==> flow/design.v <==
module nios_small_pio(
  CLK_I ,
  RST_I ,
  BUT_I ,
  LED0_O,
  LED1_O,
  TEST_O);
  input CLK_I ;
  input RST_I ;
  input BUT_I ;
  output [4-1:0] LED0_O;
  output [4-1:0] LED1_O;
  output         TEST_O;
  wire [8-1:0] W_U_timer_CNTVAL;
  timer U_timer(
  .CLK_I   (CLK_I),
  .CNTVAL  (W_U_timer_CNTVAL));
  wire [8-1:0] W_U_bcnt_CNTVAL;
  button_counter U_bcnt(
    .CLK_I   (CLK_I           ),
    .BUT_I   (BUT_I           ),
    .CNTVAL  (W_U_bcnt_CNTVAL));
  nios_cpu U_nios ( 
  .clk_0                       (CLK_I            ),     
  .out_port_from_the_pio_0_out (LED0_O           ),     
  .out_port_from_the_pio_1_out (LED1_O           ),     
  .in_port_to_the_pio_2_in     (W_U_timer_CNTVAL ),     
  .in_port_to_the_pio_3_in     (W_U_bcnt_CNTVAL  ),     
  .reset_n                     (~RST_I           ));    
endmodule
module button_counter(
CLK_I   ,
BUT_I   ,
CNTVAL  );
input           CLK_I, BUT_I;
output  [8-1:0] CNTVAL;
assign CNTVAL = W_U_but_cnt255_CNTVAL;
  wire W_U_but_in_out_OUT;
  button_in_out U_but_in_out(
  .CLK    (CLK_I                ),    
  .IN     (BUT_I                ),    
  .OUT    (W_U_but_in_out_OUT   ));   
  wire W_U_nedge_PEDGE_O;
  get_negedge U_nedge(
  .CLK_I  (CLK_I                ),
  .IN     (W_U_but_in_out_OUT   ),
  .NEDGE_O(W_U_nedge_PEDGE_O    ));
  wire[8-1:0] W_U_but_cnt255_CNTVAL;
  cnt_en_0to255 U_but_cnt255(
  .CLK   (CLK_I                 ),    
  .CNTVAL(W_U_but_cnt255_CNTVAL ),    
  .EN    (W_U_nedge_PEDGE_O     ),    
  .OV    (            ));   
endmodule 
module timer(
CLK_I   ,
CNTVAL  );
input           CLK_I   ;
output [8-1:0]  CNTVAL  ;
  assign CNTVAL = W_U_timer_cnt255_CNTVAL;
  wire [8-1:0] W_U_timer_cnt255_CNTVAL;
  cnt_en_0to255 U_timer_cnt255(
  .CLK   (CLK_I                     ),    
  .CNTVAL(W_U_timer_cnt255_CNTVAL   ),    
  .EN    (W_U_timer_OV              ),    
  .OV    (                          ));   
  wire W_U_timer_OV ;   
  cnt_sync U_timer(
  .CLK   (CLK_I),    
  .CNTVAL(),    
  .OV    (W_U_timer_OV));   
endmodule
module cnt_sync(
  CLK   ,    
  CNTVAL,    
  OV    );   
input CLK;
output [32-1:0] CNTVAL;
output OV;
parameter MAX_VAL = 25_000_000;
reg [32-1:0] CNTVAL;
reg OV;
always @ (posedge CLK) begin
  if(CNTVAL >= MAX_VAL)
    CNTVAL <= 0;
  else
    CNTVAL <= CNTVAL + 1'b1;
end
always @ (CNTVAL) begin
  if(CNTVAL == MAX_VAL)
    OV = 1'b1;
  else
    OV = 1'b0;
end
endmodule    
module cnt_en_0to255(
  CLK   ,    
  CNTVAL,    
  EN    ,
  OV    );   
input CLK;
input EN;
output [8-1:0] CNTVAL;
output OV;
reg [8-1:0] CNTVAL;
reg OV;
always @ (posedge CLK) begin
  if(EN) begin   
    if(CNTVAL >= 255)
      CNTVAL <= 0;
    else
      CNTVAL <= CNTVAL + 1'b1;
  end
  else
    CNTVAL <= CNTVAL ;   
end
always @ (CNTVAL) begin
  if(CNTVAL == 255)
    OV = 1'b1;
  else
    OV = 1'b0;
end
endmodule    
module button_in_out(
  CLK       ,    
  IN     ,    
  OUT    );   
parameter CNT_WL          = 20  ;                
parameter CNT_MAX         = 20'd250_000          ;   
parameter CNT_MAX68       = (CNT_MAX >> 3) * 6  ;  
parameter CNT_MAX78       = (CNT_MAX >> 3) * 7  ;  
input   CLK, IN;
output  OUT;
reg     button_in_d1R, button_in_d2R;
reg     [CNT_WL-1:0] counterR;    
reg     buttonIn0R, buttonIn1R, buttonIn2R, buttonIn3R, buttonOutR;
assign  OUT = buttonOutR;
always @ (posedge CLK) begin
  button_in_d1R <= IN;
  button_in_d2R <= button_in_d1R;
end
always @ (posedge CLK) begin
  if(counterR == 0)
    buttonIn0R <= button_in_d2R;
  else
    buttonIn0R <= buttonIn0R;
  if(counterR == CNT_MAX68)
    buttonIn1R <= button_in_d2R;
  else
    buttonIn1R <= buttonIn1R;
  if(counterR == CNT_MAX78)
    buttonIn2R <= button_in_d2R;
  else
    buttonIn2R <= buttonIn2R;
  if(counterR == CNT_MAX)
    buttonIn3R <= button_in_d2R;
  else
    buttonIn3R <= buttonIn3R;
end
always @(posedge CLK) begin
  if(counterR < CNT_MAX)
    counterR <= counterR + 1;
  else
    counterR <= 0;
end
always @(posedge CLK) begin
  if(buttonIn0R == buttonIn1R == buttonIn2R == buttonIn3R )
    buttonOutR <= buttonIn3R;
  else
    buttonOutR <= buttonOutR;
end
endmodule    
module get_negedge(
  CLK_I  ,
  IN     ,
  NEDGE_O);
input CLK_I, IN;
output NEDGE_O;
reg R1_in, NEDGE_O;
always @ (posedge CLK_I)begin
  R1_in <= IN;
  if((IN == 1'b0) && (R1_in == 1'b1)) begin
    NEDGE_O <= 1'b1;
  end
  else begin
    NEDGE_O <= 1'b0;
  end
end
endmodule
* Step by step through the tools: button_counter *
Tool output for the design above, in the order of the flow.
Line numbers count from 1 in the design file above.
Library cell names are shortened.
The mark -- stands for no value.

design
  design top = button_counter
  clock = CLK_I
  cell library = sky130hd
  timing corner = tt_025C_1v80

* Word-level counts *
Yosys after proc, flatten, opt, wreduce and memory -nomap, before mapping. Enables and synchronous resets that opt folds into registers are not counted as muxes. Memory bits, and registers merged into a memory's read port (data or address), are not among the register bits. Print and check cells are not counted. Equal cells are merged and count once.

word-level totals
  output and inout port bits = 8
  flip-flop bits (word level) = 37
  elaborated cells = 25
  bits of input ports = 2

operators by class
  $add $sub $neg = 2
  equal/unequal tests = 6
  bitwise gates (word level) = 1
  muxes and demuxes = 1
  magnitude comparators = 2
  reductions and logical operators = 2

operators with widths
  kind                                                                     count
  20-bit by 18-bit equality test with 1-bit output with constant B         3
  20-bit by 1-bit adder with 20-bit output with constant B                 1
  20-bit by 18-bit less-than comparator with 1-bit output with constant B  1
  20-bit logical NOT                                                       1
  8-bit by 1-bit adder with 8-bit output with constant B                   1
  8-bit greater-or-equal comparator with constant B                        1
  1-bit equality test                                                      3
  1-bit logical AND                                                        1
  1-bit NOT                                                                1
  1-bit 2-to-1 mux                                                         1

* Depth *
Longest topological path by Yosys (ltp), each cell counted once; first at word level (registers and memories cut), then after technology mapping (sequential cells cut; the memories' decode and read muxes count).

depth
  depth in word-level cells = 3
  ABC_AREA = 0
  mapped depth = 6
  depth with buffers taken out = 5

* Netlist *
Yosys stat after the flow's synthesis: flattened, memories mapped to cells. It holds for the ABC_AREA given above (unset counts as 0); a run with the other value may have another netlist.

cells by type
  type      count
  dfxtp_1   24
  edfxtp_1  13
  xnor2_1   14
  nor2_1    24
  nand3_1   11
  xor2_1    6
  ha_1      4
  buf_6     4
  nor3_1    8
  nand2_1   10
  and3_1    4
  nand4_1   4
  nor4_1    4
  o31ai_1   3
  nand4_4   1
  inv_1     5
  nand3b_1  2
  nor4b_2   1

Other cell types: 20; their cells: 28.

synthesis totals
  cell area after synthesis = 1731.7 µm²
  cells in the netlist = 170
  flip-flops = 37
  area of sequential cells = 870.8 µm²

The figures by module come from a second, unflattened synthesis with its own total; it is not the netlist above.

unflattened totals
  cells (unflattened synthesis) = 172
  area (unflattened synthesis) = 1680.4 µm²

Rows give one instance, submodules left out.

by module
  module          area (µm²)  sequential area (µm²)  times used  cells
  button_in_out   1229.9      590.6                  1           135
  cnt_en_0to255   396.6       240.2                  1           34
  get_negedge     53.8        40.0                   1           3
  button_counter  0.0         0.0                    1           0

* Worst setup path after synthesis *
Path of least setup slack by OpenSTA after synthesis, without wires, with an ideal clock, recovery checks aside; 20% of the period is set as input and as output delay. Where synthesis merged equal registers, the netlist keeps one of their names.

timing post-synthesis
  kind = flip-flop to flip-flop
  start = register U_but_in_out.counterR[13]
  end = register U_but_in_out.buttonIn2R
  library setup time = 0.318 ns
  path delay = 1.691 ns
  driving pins on the path = 5
  path buffers = 0
  data required time = 1.432 ns
  arrival time = 1.373 ns
  clock period = 1.75 ns
  path slack = 0.058 ns
  synthesis period reached = 1.692 ns

"path delay" is the arrival time less input delay plus setup time.
"driving pins on the path" counts driving pins, that of a launching flip-flop among them; a cell with two outputs on the path counts twice.
"synthesis period reached" = period - worst setup slack (recovery checks aside). The figure is calculated, with input and output delays left at 20% of the set period.
The rows between start and end are the longest chain of elaborated cells between them; the timing report does not say that the signal goes this way. Where chains are equally long, one stands for them.
A line is the first line of the expression or statement that the cell stems from. Yosys adds cells for indexed reads and writes and turns some case tables into memories.

on the way, post-synthesis
  cell sequence = dfxtp_1 -> nor3_1 -> nand3_1 -> or3_1 -> nor4_2
  length of the longest elaborated chain = 1
  elaborated cells on any way between the ends = 1
  classes of those cells = 1 x eq/ne

ends and longest elaborated chain, post-synthesis
  what                                              RTL line  source
  start: declaration                                135       reg     [CNT_WL-1:0] counterR;
  start: assignment                                 162       counterR <= counterR + 1;
  start: assignment                                 164       counterR <= 0;
  20-bit by 18-bit equality test with 1-bit output  151       if(counterR == CNT_MAX78)
  end: assignment                                   152       buttonIn2R <= button_in_d2R;
  end: assignment                                   154       buttonIn2R <= buttonIn2R;
  end: declaration                                  136       reg     buttonIn0R, buttonIn1R, buttonIn2R, buttonIn3R, buttonOutR;

* Path in the finished layout *
From the final timing report of run 1: the path of least setup slack in the routed layout; clock arrival at registers is part of the times.

timing post-layout
  kind = flip-flop to flip-flop
  start = register U_but_in_out.counterR[13]
  end = register U_but_in_out.buttonIn1R
  arrival time = 1.59 ns
  path buffers = 0
  clock period = 1.1 ns
  path slack = -0.51 ns
  driving pins on the path = 5
  library setup time = 0.31 ns
  data required time = 1.08 ns

The rows between start and end are the longest chain of elaborated cells between them; the timing report does not say that the signal goes this way. Where chains are equally long, one stands for them.

on the way, post-layout
  cell sequence = dfxtp_2 -> nor3_4 -> nand3_2 -> or3_4 -> nor4b_4
  length of the longest elaborated chain = 1
  elaborated cells on any way between the ends = 1
  classes of those cells = 1 x eq/ne

ends and longest elaborated chain, post-layout
  what                                              RTL line  source
  start: declaration                                135       reg     [CNT_WL-1:0] counterR;
  start: assignment                                 162       counterR <= counterR + 1;
  start: assignment                                 164       counterR <= 0;
  20-bit by 18-bit equality test with 1-bit output  147       if(counterR == CNT_MAX68)
  end: assignment                                   148       buttonIn1R <= button_in_d2R;
  end: assignment                                   150       buttonIn1R <= buttonIn1R;
  end: declaration                                  136       reg     buttonIn0R, buttonIn1R, buttonIn2R, buttonIn3R, buttonOutR;

==> runs of button_counter <==
Measured results for button_counter: 2 stored runs of the Yosys and OpenROAD flow on sky130hd. The settings differ; the order carries no meaning. The constraints put input and output delay at 20% of the set period each and load the outputs with 0.01 pF.
"period achieved" means the clock period less the worst setup slack. The figure is calculated, with input and output delays left at 20% of the set period.
"time of the worst setup path" is the time allowed to the run's worst setup path (the clock period less input and output delay, where it has them) less its slack. Clock arrival times count: a late capture clock shortens it, a late launch clock lengthens it.
"total design power" rests on the timing tool's default activity at the inputs, not on a simulated workload.
A setting shown as n/a is not set for that run.

item                                          run 1                   run 2
period_ns                                     1.1                     1.51
CORE_UTILIZATION                              45                      45
SETUP_SLACK_MARGIN                            0.2                     n/a
PLACE_DENSITY_LB_ADDON                        0.21                    0.12
CORE_ASPECT_RATIO                             0.62                    n/a
CELL_PAD_IN_SITES_GLOBAL_PLACEMENT            0                       0
GPL_ROUTABILITY_DRIVEN                        1                       n/a
SLEW_MARGIN                                   10                      20
CAP_MARGIN                                    20                      20
CORE_MARGIN                                   2                       4
HOLD_SLACK_MARGIN                             n/a                     0.23
GPL_TIMING_DRIVEN                             n/a                     1
CTS_CLUSTER_DIAMETER                          n/a                     211
MAX_ROUTING_LAYER                             n/a                     met5
area of the synthesized netlist (µm²)         1731.7                  1731.7
die footprint (µm²)                           4374.5                  4904.9
standard-cell area of the final layout (µm²)  2593.7                  2252.2
utilization after routing (%)                 71.7                    61.1
worst slack on setup checks (ns)              -0.509                  -0.080
final setup TNS (ns)                          -11.660                 -0.097
worst hold slack in the final report (ns)     0.350                   0.354
total design power (mW)                       2.508                   1.784
period achieved (ns)                          1.609                   1.590
time of the worst setup path (ns)             1.61                    1.59
worst setup path kind                         flip-flop to flip-flop  flip-flop to flip-flop
